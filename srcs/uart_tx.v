==> flow/design.v <==
`timescale 10ns / 1ns
module uart_tx #(
    parameter FRAME_BITS = 8,    
    PARITY_BIT = 2,              
    STOP_BITS = 1,               
    RETENTION_DURATION = 15      
)(
    input clk,
    input tx_enable,
    input [FRAME_BITS-1:0] data,
    output reg tx,
    output reg tx_busy
);
localparam N_TX_BITS = (PARITY_BIT < 2) ? 
                        (1+FRAME_BITS+1+STOP_BITS) : (1+FRAME_BITS+STOP_BITS);
localparam INDEX_SIZE = $clog2(N_TX_BITS);
localparam IDLE = 0;         
localparam CAPTURE = 1;      
localparam TRANSMITTING = 2; 
reg [2:0] state;
reg data_framed;             
reg [INDEX_SIZE:0] bit_index;
reg [0:N_TX_BITS-1] local_data;  
reg [$clog2(RETENTION_DURATION):0] retention_counter;
initial begin
    tx = 1;
    tx_busy = 0;
    state = IDLE;
    bit_index = 0;
    data_framed = 0;
    local_data = 0;
    retention_counter = RETENTION_DURATION;
end
always @(posedge clk) begin
    case(state)
        IDLE:
            state <= (tx_enable) ? CAPTURE : IDLE;
        CAPTURE:
            state <= (data_framed) ? TRANSMITTING : CAPTURE;
        TRANSMITTING:
            state <= (bit_index == N_TX_BITS) ? IDLE : TRANSMITTING;
    endcase 
end
always @(posedge clk) begin
    case(state)
        IDLE: begin
                tx <= 1;
                tx_busy <= 0;
                bit_index <= 0;
                local_data <= 0;
                data_framed <= 0;
                retention_counter <= RETENTION_DURATION;
            end
        CAPTURE: begin
            tx_busy <= 1;
            if(PARITY_BIT < 2) begin
                local_data <= {
                    1'b0,        
                    data[0],     
                    data[1],
                    data[2],
                    data[3],
                    data[4],
                    data[5],
                    data[6],
                    data[7],
                    ^data,       
                    {(STOP_BITS){1'b1}}  
                };
                data_framed <= 1;
            end
            else begin
                local_data <= {
                    1'b0,
                    data[0],
                    data[1],
                    data[2],
                    data[3],
                    data[4],
                    data[5],
                    data[6],
                    data[7],
                    {(STOP_BITS){1'b1}}
                };
                data_framed <= 1;
            end
        end
        TRANSMITTING: begin
            if(retention_counter == 0) begin
                tx <= local_data[bit_index];
                bit_index <= bit_index + 1;
                if(bit_index == N_TX_BITS)
                    tx_busy <= 0;
            end
            if(retention_counter < RETENTION_DURATION)
                retention_counter <= retention_counter + 1;
            else
                retention_counter <= 0;
        end
    endcase
end
endmodule
* Reports on uart_tx *
What the tools print for uart_tx, step after step.
Line numbers count from 1 in the design file above.
Operators: Yosys type, input widths -> output width; for muxes data width and select width s.
Library cell names are shortened.
Not given: -

inputs
  top module = uart_tx
  clock = clk
  library = sky130hd
  library corner = tt_025C_1v80

* Word level *
Counts by Yosys on the flattened word-level netlist (proc, flatten, opt, wreduce; memories kept). Register bits leave out memories and registers merged into their read ports (data or address). Print and check cells are left out. Cells with the same type and inputs are merged into one.

word-level totals
  register bits = 26
  input port bits = 10
  output and inout bits = 2

cells by class
  add/subtract/negate cells = 3
  magnitude comparators = 1
  equal/unequal tests = 5
  shifts and indexed selects = 1
  multiplexer cells = 15
  reduce/logical cells = 7

operator list
  cell                 number
  $pmux 10 s2          1
  $pmux 5 s2           2
  $shiftx 10x6->1      1
  $add 5x1->5 const B  2
  $mux 5               2
  $pmux 3 s3           1
  $sub 4x5->6 const A  1
  $lt 5x4->1 const B   1
  $eq 5x4->1 const B   1
  $logic_not 5->1      1
  $ne 2x2->1 const B   2
  $reduce_bool 2->1    2
  $pmux 1 s2           2
  $mux 2               2
  $mux 1               4
  $eq 3x1->1 const B   1
  $eq 3x2->1 const B   1
  $logic_not 3->1      1
  $reduce_and 3->1     1
  $reduce_bool 3->1    1
  $pmux 1 s3           1
  $reduce_and 2->1     1

* Depth *
Depth = most cells in a row (Yosys ltp): at word level without a register or memory, in the mapped netlist without a sequential cell, where the memories' decode and read muxes count.

depth
  word-level depth = 4
  ABC_AREA = 0
  gate-level depth with buffers = 6
  depth with buffers taken out = 6

* Synthesis result *
The flow's flattened synthesis, as Yosys stat reports it; memories are mapped. The netlist is that of the ABC_AREA named above (0 if unset); the other value can give another one.

cell types
  cell      number  total area (um2)
  edfxtp_1  23      690.662
  ha_1      10      125.12
  inv_1     14      52.55
  and2_1    8       50.048
  xnor2_1   4       35.034
  o21ai_0   5       25.024
  mux4_2    1       22.522
  mux2i_1   2       20.019
  nor2_1    5       18.768
  nor2b_1   2       12.512
  o211ai_2  1       12.512
  or2_2     2       12.512
  mux2_2    1       11.261
  nand4b_1  1       8.758
  nor4b_1   1       8.758
  o22a_1    1       8.758
  xor2_1    1       8.758
  a211oi_1  1       7.507

Not listed: further types 14, cells in them 16.

synthesis totals
  cells in the netlist = 99
  chip area (Yosys) = 1221.2 um2
  sequential part of the area = 690.7 um2
  flip-flop cells = 23
  buffers = 2

* Worst setup path after synthesis *
OpenSTA on the mapped netlist: ideal clock, no wires. The path of least setup slack (recovery checks aside). Input and output delay are each 20% of the period. Register names are those of the netlist, which keeps one name where synthesis merged equal registers.

path post-synthesis
  path type = reg2reg
  start point = reg bit_index[1]
  end point = reg tx
  clock period = 1.93 ns
  library setup time = 0.269 ns
  launch time at the first pin = 0.000 ns
  arrival time = 1.273 ns
  required time = 1.661 ns
  path slack = 0.388 ns
  path delay = 1.542 ns
  driving pins on the path = 7
  buffers on the path = 0
  period reached after synthesis = 1.542 ns

"path delay" = arrival - input delay + setup time.
"driving pins on the path" counts driving pins, that of a launching flip-flop among them; a cell with two outputs on the path counts twice.
"period reached after synthesis" = period - worst setup slack (recovery checks aside). The figure is calculated, with input and output delays left at 20% of the set period.
The rows between start and end are the longest chain of elaborated cells between them; the timing report does not say that the signal goes this way. Where chains are equally long, one stands for them.
A line is the first line of the expression or statement that the cell stems from. Yosys adds cells for indexed reads and writes and turns some case tables into memories.

between the ends, post-synthesis
  cell sequence = edfxtp_1 -> inv_1 -> ha_1 -> nor2b_1 -> mux2i_1 -> o22a_1 -> o21ai_1
  length of the longest elaborated chain = 4

RTL lines, path post-synthesis
  item             line  source
  from (decl)      22    reg [INDEX_SIZE:0] bit_index;
  from (assign)    49    bit_index <= 0;
  from (assign)    91    bit_index <= bit_index + 1;
  $sub 4x5->6      -
  $shiftx 10x6->1  90    tx <= local_data[bit_index];
  $mux 1           89    if(retention_counter == 0) begin
  $pmux 1 s2       45    case(state)
  to (assign)      47    tx <= 1;
  to (assign)      90
  to (decl)        11    output reg tx,

* Worst path after layout *
Path of least setup slack in the final report of stored run 1 (OpenROAD, finished layout, wires in). Where an end is a register, its clock arrival counts in the times.

path post-layout
  path type = reg2reg
  start point = reg bit_index[0]
  end point = reg tx
  clock period = 1.12 ns
  library setup time = 0.23 ns
  launch time at the first pin = 0.31 ns
  arrival time = 1.57 ns
  required time = 1.21 ns
  path slack = -0.37 ns
  driving pins on the path = 4
  buffers on the path = 0

The rows between start and end are the longest chain of elaborated cells between them; the timing report does not say that the signal goes this way. Where chains are equally long, one stands for them.

between the ends, post-layout
  cell sequence = edfxtp_1 -> mux4_2 -> o211ai_2 -> o21ai_1
  length of the longest elaborated chain = 4

RTL lines, path post-layout
  item             line  source
  from (decl)      22    reg [INDEX_SIZE:0] bit_index;
  from (assign)    49    bit_index <= 0;
  from (assign)    91    bit_index <= bit_index + 1;
  $sub 4x5->6      -
  $shiftx 10x6->1  90    tx <= local_data[bit_index];
  $mux 1           89    if(retention_counter == 0) begin
  $pmux 1 s2       45    case(state)
  to (assign)      47    tx <= 1;
  to (assign)      90
  to (decl)        11    output reg tx,

# Flow runs of uart_tx

Top module uart_tx; platform sky130hd; tools Yosys and OpenROAD; 2 stored runs in no particular order. Input and output delays are each 20% of the period that was set; the output load is 0.01 pF.
"achieved clock period" = clock period - worst setup slack. The figure is calculated, with input and output delays left at 20% of the set period.
"worst setup path time" = time allowed to the worst setup path (clock period - input delay - output delay, where it has them) - its slack; a late launch clock adds to it, a late capture clock takes from it.
"power" rests on the timing tool's default activity at the inputs, not on a simulated workload.

Stored run 1
==> flow/run.sh <==
#!/bin/bash
# the make line also repeats the synthesis and layout settings of config.mk as NAME=value (left out here)
make -C /OpenROAD-flow-scripts/flow DESIGN_CONFIG=/design/flow/config.mk WORK_HOME=/design/flow/orfs CLKGATE_MAP_FILE= finish
==> flow/config.mk <==
export PLATFORM = sky130hd
export DESIGN_NAME = uart_tx
export DESIGN_NICKNAME = uart_tx
export VERILOG_FILES = /design/flow/design.v
export SDC_FILE = /design/flow/constraint.sdc
export NUM_CORES = 4
export LEC_CHECK = 0
export CAP_MARGIN = 10
export CELL_PAD_IN_SITES_GLOBAL_PLACEMENT = 0
export CORE_MARGIN = 10
export CORE_UTILIZATION = 43
export CTS_CLUSTER_DIAMETER = 321
export CTS_CLUSTER_SIZE = 80
export GPL_ROUTABILITY_DRIVEN = 0
export GPL_TIMING_DRIVEN = 0
export MAX_ROUTING_LAYER = met5
export MIN_ROUTING_LAYER = met1
export PLACE_DENSITY = 0.49
export SLEW_MARGIN = 35
export TNS_END_PERCENT = 60
==> flow/constraint.sdc <==
create_clock -name core_clock -period 1.12 [get_ports {clk}]
set_input_delay 0.2240 -clock core_clock [delete_from_list [all_inputs] [get_ports {clk}]]
set_output_delay 0.2240 -clock core_clock [all_outputs]
set_load 0.01 [all_outputs]

==> results of stored run 1 <==
chip area after synthesis (Yosys): 1221.2 um2
die area: 5371.4 um2
standard-cell area of the final layout: 1762.9 um2
utilization: 0.645
worst setup slack after layout: -0.366 ns
total negative slack: -8.700 ns
worst hold slack: 0.575 ns
power: 4.524 mW
achieved clock period: 1.486 ns
worst setup path time: 1.49 ns
worst setup path kind: reg2reg

Stored run 2
==> flow/run.sh <==
#!/bin/bash
# the make line also repeats the synthesis and layout settings of config.mk as NAME=value (left out here)
make -C /OpenROAD-flow-scripts/flow DESIGN_CONFIG=/design/flow/config.mk WORK_HOME=/design/flow/orfs CLKGATE_MAP_FILE= finish
==> flow/config.mk <==
export PLATFORM = sky130hd
export DESIGN_NAME = uart_tx
export DESIGN_NICKNAME = uart_tx
export VERILOG_FILES = /design/flow/design.v
export SDC_FILE = /design/flow/constraint.sdc
export NUM_CORES = 4
export LEC_CHECK = 0
export ABC_AREA = 0
export CAP_MARGIN = 20
export CORE_ASPECT_RATIO = 1.59
export CORE_MARGIN = 2
export CORE_UTILIZATION = 51
export CTS_CLUSTER_DIAMETER = 200
export CTS_CLUSTER_SIZE = 84
export GPL_TIMING_DRIVEN = 1
export HOLD_SLACK_MARGIN = 0.27
export MIN_ROUTING_LAYER = met2
export PLACE_DENSITY_LB_ADDON = 0.29
export SLEW_MARGIN = 25
export TNS_END_PERCENT = 85
==> flow/constraint.sdc <==
create_clock -name core_clock -period 2.7 [get_ports {clk}]
set_input_delay 0.5400 -clock core_clock [delete_from_list [all_inputs] [get_ports {clk}]]
set_output_delay 0.5400 -clock core_clock [all_outputs]
set_load 0.01 [all_outputs]

==> results of stored run 2 <==
chip area after synthesis (Yosys): 1221.2 um2
die area: 2812.3 um2
standard-cell area of the final layout: 1381.3 um2
utilization: 0.605
worst setup slack after layout: 0.975 ns
total negative slack: 0.000 ns
worst hold slack: 0.651 ns
power: 1.427 mW
achieved clock period: 1.725 ns
worst setup path time: 1.72 ns
worst setup path kind: reg2reg
