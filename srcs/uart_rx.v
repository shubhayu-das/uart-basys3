==> flow/design.v <==
`timescale 10ns/1ns
module uart_rx #(
    parameter FRAME_BITS = 8,  
    PARITY_BIT = 2,  
    STOP_BITS = 1    
) (
    input rx,
    input i_clk,
    input flush,
    output reg [FRAME_BITS-1:0] data,
    output reg converted,
    output reg data_valid,
    output reg busy
);
localparam IDLE         = 0;
localparam DETECT_START = 1;
localparam STARTED      = 2;
localparam CONVERSION   = 3;
localparam TOTAL_RX_BITS = (PARITY_BIT < 2 ) ? FRAME_BITS + STOP_BITS + 1 : FRAME_BITS + STOP_BITS;
localparam OVERSAMPLE_FACTOR = 15;
localparam integer SAMPLE_LOC_1 = (OVERSAMPLE_FACTOR / 2) - 1;
localparam integer SAMPLE_LOC_2  = (OVERSAMPLE_FACTOR / 2);
localparam integer SAMPLE_LOC_3 = (OVERSAMPLE_FACTOR / 2) + 1;
reg [1:0] state;             
reg [3:0] bit_location;      
reg [3:0] insert_location;   
reg [OVERSAMPLE_FACTOR-1:0] oversampled_bit;     
reg [TOTAL_RX_BITS-1:0] sampled_rx_data;         
initial begin
    state = IDLE;
    busy = 0;
    bit_location = 0;
    insert_location = 0;
    sampled_rx_data = {(TOTAL_RX_BITS-1){1'b0}};
end
always @(posedge i_clk) begin
    case (state)
        IDLE :
            state <= rx ? IDLE : DETECT_START;
        DETECT_START: begin
            if(insert_location == (OVERSAMPLE_FACTOR-4))
                if(busy)
                    state <= STARTED;
                else begin
                    state <= IDLE;
                end
            end
        STARTED:
            state <= (bit_location == TOTAL_RX_BITS) ? CONVERSION : STARTED;
        CONVERSION: 
            state <= (flush) ? IDLE : CONVERSION;        
    endcase
end
always @(posedge i_clk) begin
    case (state)
        IDLE: begin
            converted <= 0;
            data_valid <= 0;
            busy <= 0;
            bit_location <= 0;
            insert_location <= 0;  
            oversampled_bit <= 15'b0;
            sampled_rx_data = {(TOTAL_RX_BITS-1){1'b0}};
            data <= {FRAME_BITS{1'b0}};
        end
        DETECT_START: begin
            if (insert_location == (OVERSAMPLE_FACTOR - 5)) begin
                busy <= ~obtained_bit(oversampled_bit);     
                oversampled_bit <= 15'b0;    
            end
            else
                oversampled_bit[insert_location] <= rx;  
            if(busy)
                insert_location <= 0;  
            else
                insert_location <= insert_location + 1;
        end
        STARTED: begin
            oversampled_bit[insert_location] <= rx;
            insert_location <= insert_location + 1;
            if (insert_location == OVERSAMPLE_FACTOR - 1) begin
                sampled_rx_data[bit_location] <= obtained_bit(oversampled_bit);
                oversampled_bit <= 15'b0;    
                bit_location <= bit_location + 1;
            end
        end
        CONVERSION: begin
            if(~converted) begin
                converted <= 1;
                data <= sampled_rx_data[FRAME_BITS-1:0];
                if(PARITY_BIT < 2) begin
                    if (^data == PARITY_BIT)
                        data_valid <= 1;
                    else
                        data_valid <= 0;
                end
                else
                    data_valid <= 1;
            end
        end
    endcase
end
function obtained_bit (input [OVERSAMPLE_FACTOR-1:0] oversampled_vector);
    obtained_bit =  (oversampled_vector[SAMPLE_LOC_1] & oversampled_vector[SAMPLE_LOC_2]) | 
                    (oversampled_vector[SAMPLE_LOC_2] & oversampled_vector[SAMPLE_LOC_3]) | 
                    (oversampled_vector[SAMPLE_LOC_1] & oversampled_vector[SAMPLE_LOC_3]);
endfunction
endmodule
* From RTL to reports: uart_rx
Tool output for the design above, in the order of the flow. Lines are those of the file above, counted from 1. Library cell names are shortened. Not given: --
Set-up: design top uart_rx, clock port i_clk, library sky130hd, corner tt_025C_1v80

* After elaboration
Counts by Yosys on the flattened word-level netlist (proc, flatten, opt, wreduce; memories kept). Register bits leave out memories and registers merged into their read ports (data or address). Print and check cells are left out. Cells with the same type and inputs are merged into one.
Storage and ports: word-level cells 75, input bits 3, output and inout port bits 11, bits in registers 45
Operators by class: reductions and logical operators 12, add/subtract/negate cells 4, equal/unequal tests 11, shift-type cells 4, bitwise logic cells 13, multiplexer cells 22
Operators by type and width (count):
- case mux 15 bit (select 3 bit) | 1
- 2-to-1 mux 15 bit | 2
- 2-to-1 mux 9 bit | 2
- == test 4 bit with constant B | 4
- case mux 8 bit (select 2 bit) | 1
- variable shift 1 x 5 -> 15 bit | 1
- variable shift 1 x 5 -> 15 bit with constant A | 1
- AND 15 bit | 1
- bitwise OR 15 bit | 1
- NOT 15 bit | 1
- case mux 4 bit (select 3 bit) | 1
- AND reduction 2 bit | 5
- negation 4 -> 5 bit | 2
- variable shift 1 x 5 -> 9 bit | 1
- variable shift 1 x 5 -> 9 bit with constant A | 1
- AND 9 bit | 1
- bitwise OR 9 bit | 1
- NOT 9 bit | 1
- != test 2 bit with constant B | 4
- adder 4 x 1 -> 4 bit with constant B | 2
- case mux 4 bit (select 2 bit) | 1
- case mux 2 bit (select 4 bit) | 1
- 2-to-1 mux 8 bit | 1
- 2-to-1 mux 4 bit | 2
- nonzero test 2 bit | 3
- case mux 1 bit (select 2 bit) | 3
- 2-to-1 mux 2 bit | 3
- == test 2 bit with constant B | 2
Other operator kinds: 9; their cells: 16.

* Longest topological paths
Longest topological path by Yosys (ltp), each cell counted once; first at word level (registers and memories cut), then after technology mapping (sequential cells cut; the memories' decode and read muxes count).
Logic depth: word-level depth 7, ABC_AREA 0, gate-level depth with buffers 8, depth with buffers taken out 6

* Netlist
Yosys stat after the flow's synthesis: flattened, memories mapped to cells. It holds for the ABC_AREA given above (unset counts as 0); a run with the other value may have another netlist. The area totals of this step are shown rounded.
Mapped netlist: sequential part of the area 960 sq um, buffers 8, cell count 171, cell area after synthesis 1900 sq um, mapped flip-flops 32
Cell types:
- edfxtp_1 | count 32, area in all 960.922 sq um
- ha_1 | count 14, area in all 175.168 sq um
- and2_1 | count 11, area in all 68.816 sq um
- nand3_1 | count 10, area in all 50.048 sq um
- inv_1 | count 12, area in all 45.043 sq um
- o21ai_0 | count 7, area in all 35.034 sq um
- nor2_1 | count 9, area in all 33.782 sq um
- xnor2_4 | count 1, area in all 27.526 sq um
- nand2_1 | count 7, area in all 26.275 sq um
- xor2_1 | count 3, area in all 26.275 sq um
- a21oi_1 | count 5, area in all 25.024 sq um
- and3_1 | count 4, area in all 25.024 sq um
- or3_1 | count 4, area in all 25.024 sq um
- buf_6 | count 2, area in all 22.522 sq um
- mux2_2 | count 2, area in all 22.522 sq um
- a32o_1 | count 2, area in all 20.019 sq um
- mux2i_1 | count 2, area in all 20.019 sq um
- o32ai_1 | count 2, area in all 17.517 sq um
Other cell types: 29; their cells: 42.

* Path before layout
OpenSTA on the mapped netlist: ideal clock, no wires. The path of least setup slack (recovery checks aside). Input and output delay are each 20% of the period. Register names are those of the netlist, which keeps one name where synthesis merged equal registers.
Timing after synthesis: path kind register -> register, from reg bit_location[0], to reg sampled_rx_data[0], buffers on the path 1, arrival time 1791 ps, path slack 1769 ps, required time 3560 ps, path delay 2051 ps, driving pins on the path 7, launch time at the first pin 0 ps, period 3820 ps, setup time 260 ps, synthesis period reached 2051 ps
"path delay" is the arrival time less input delay plus setup time. "driving pins on the path" counts driving pins, that of a launching flip-flop among them; a cell with two outputs on the path counts twice. "synthesis period reached" = period - worst setup slack (recovery checks aside). The figure is calculated, with input and output delays left at 20% of the set period. Between the ends stands the longest chain of elaborated cells between them, by number of cells; it is not shown to be the way that was timed. Of several equally long chains one is given. Each line given opens the expression or statement behind the cell; cells for indexed reads and writes are added by Yosys, which also makes memories of some case tables.
On the way, after synthesis: path through edfxtp_1 -> buf_6 -> inv_1 -> ha_1 -> or3_1 -> nor3_1 -> mux2_2, length of the longest elaborated chain 7, elaborated cells between the ends (all ways) 8, source lines of those cells 3, classes of those cells 1 x add/sub; 2 x shift; 2 x mux; 3 x logic
Ends and longest elaborated chain, after synthesis:
- start, declared | RTL line 25 | reg [3:0] bit_location;
- start, assigned | RTL line 60 | bit_location <= 0;
- start, assigned | RTL line 84 | bit_location <= bit_location + 1;
- negation 4 -> 5 bit | RTL line 82 | sampled_rx_data[bit_location] <= obtained_bit(oversampled_bit);
- variable shift 1 x 5 -> 9 bit | RTL line 82
- NOT 9 bit | RTL line 82
- AND 9 bit | RTL line 82
- bitwise OR 9 bit | RTL line 82
- 2-to-1 mux 9 bit | RTL line 81 | if (insert_location == OVERSAMPLE_FACTOR - 1) begin
- 2-to-1 mux 9 bit | RTL line 55 | case (state)
- end, assigned | RTL line 63 | sampled_rx_data = {(TOTAL_RX_BITS-1){1'b0}};
- end, assigned | RTL line 82
- end, declared | RTL line 28 | reg [TOTAL_RX_BITS-1:0] sampled_rx_data;

* Path in the finished layout
From the final timing report of stored run 1: the path of least setup slack in the routed layout; clock arrival at registers is part of the times. The report prints the path's times to 10 ps; the period is as set.
Timing post-layout: path kind register -> register, from reg bit_location[1], to reg sampled_rx_data[0], period 2970 ps, required time 3000 ps, driving pins on the path 6, launch time at the first pin 270 ps, path slack 920 ps, setup time 250 ps, buffers on the path 0, arrival time 2080 ps
Between the ends stands the longest chain of elaborated cells between them, by number of cells; it is not shown to be the way that was timed. Of several equally long chains one is given.
On the way, post-layout: path through edfxtp_1 -> inv_1 -> ha_1 -> or3_1 -> nor3_1 -> mux2_2, length of the longest elaborated chain 7, elaborated cells between the ends (all ways) 8, source lines of those cells 3, classes of those cells 1 x add/sub; 2 x shift; 2 x mux; 3 x logic
Ends and longest elaborated chain, post-layout:
- start, declared | RTL line 25 | reg [3:0] bit_location;
- start, assigned | RTL line 60 | bit_location <= 0;
- start, assigned | RTL line 84 | bit_location <= bit_location + 1;
- negation 4 -> 5 bit | RTL line 82 | sampled_rx_data[bit_location] <= obtained_bit(oversampled_bit);
- variable shift 1 x 5 -> 9 bit | RTL line 82
- NOT 9 bit | RTL line 82
- AND 9 bit | RTL line 82
- bitwise OR 9 bit | RTL line 82
- 2-to-1 mux 9 bit | RTL line 81 | if (insert_location == OVERSAMPLE_FACTOR - 1) begin
- 2-to-1 mux 9 bit | RTL line 55 | case (state)
- end, assigned | RTL line 63 | sampled_rx_data = {(TOTAL_RX_BITS-1){1'b0}};
- end, assigned | RTL line 82
- end, declared | RTL line 28 | reg [TOTAL_RX_BITS-1:0] sampled_rx_data;

FLOW RESULTS
============

Below are 2 stored runs of the flow (Yosys, OpenROAD; platform sky130hd) on uart_rx, each with its settings and what was measured, unordered. Constraints: input delay and output delay 20% of the set period each, output load 0.01 pF.
"achieved clock period" is the run's clock period less its worst setup slack. It is reckoned from that one timing run; input and output delays stay at 20% of the period that was set.
By "worst setup path time" is meant the share of the clock period that the worst setup path is allowed (20% is reserved at inputs, 20% at outputs), minus its slack. Clock arrival times at its registers enter into it.
"power" rests on the timing tool's default activity at the inputs, not on a simulated workload.
"worst setup path time" is known to 10 ps.
Measured values are rounded.
[stored run 1] settings: period_ns=2.97, CORE_UTILIZATION=20, SETUP_SLACK_MARGIN=0.79, PLACE_DENSITY=0.5, CORE_ASPECT_RATIO=0.82, CTS_CLUSTER_SIZE=22, CAP_MARGIN=5, SLEW_MARGIN=20, MAX_ROUTING_LAYER=met5, CORE_MARGIN=2
[stored run 1] result: chip area after synthesis (Yosys) 1900 sq um, die area 11000 sq um, standard-cell area of the final layout 2400 sq um, utilization 25%, worst setup slack after layout 920 ps, power 2700 uW, achieved clock period 2054 ps, worst setup path time 2050 ps, worst setup path kind register -> register
[stored run 2] settings: period_ns=2.14, CORE_UTILIZATION=67, SETUP_SLACK_MARGIN=0.11, PLACE_DENSITY_LB_ADDON=0.05, HOLD_SLACK_MARGIN=0.28, CORE_ASPECT_RATIO=1.47, CORE_MARGIN=7, CELL_PAD_IN_SITES_GLOBAL_PLACEMENT=2, ABC_AREA=1, CTS_CLUSTER_SIZE=10, CTS_CLUSTER_DIAMETER=108, CAP_MARGIN=0, MIN_ROUTING_LAYER=met1, SLEW_MARGIN=20
[stored run 2] result: did not finish, placement stopped with FLW-0024
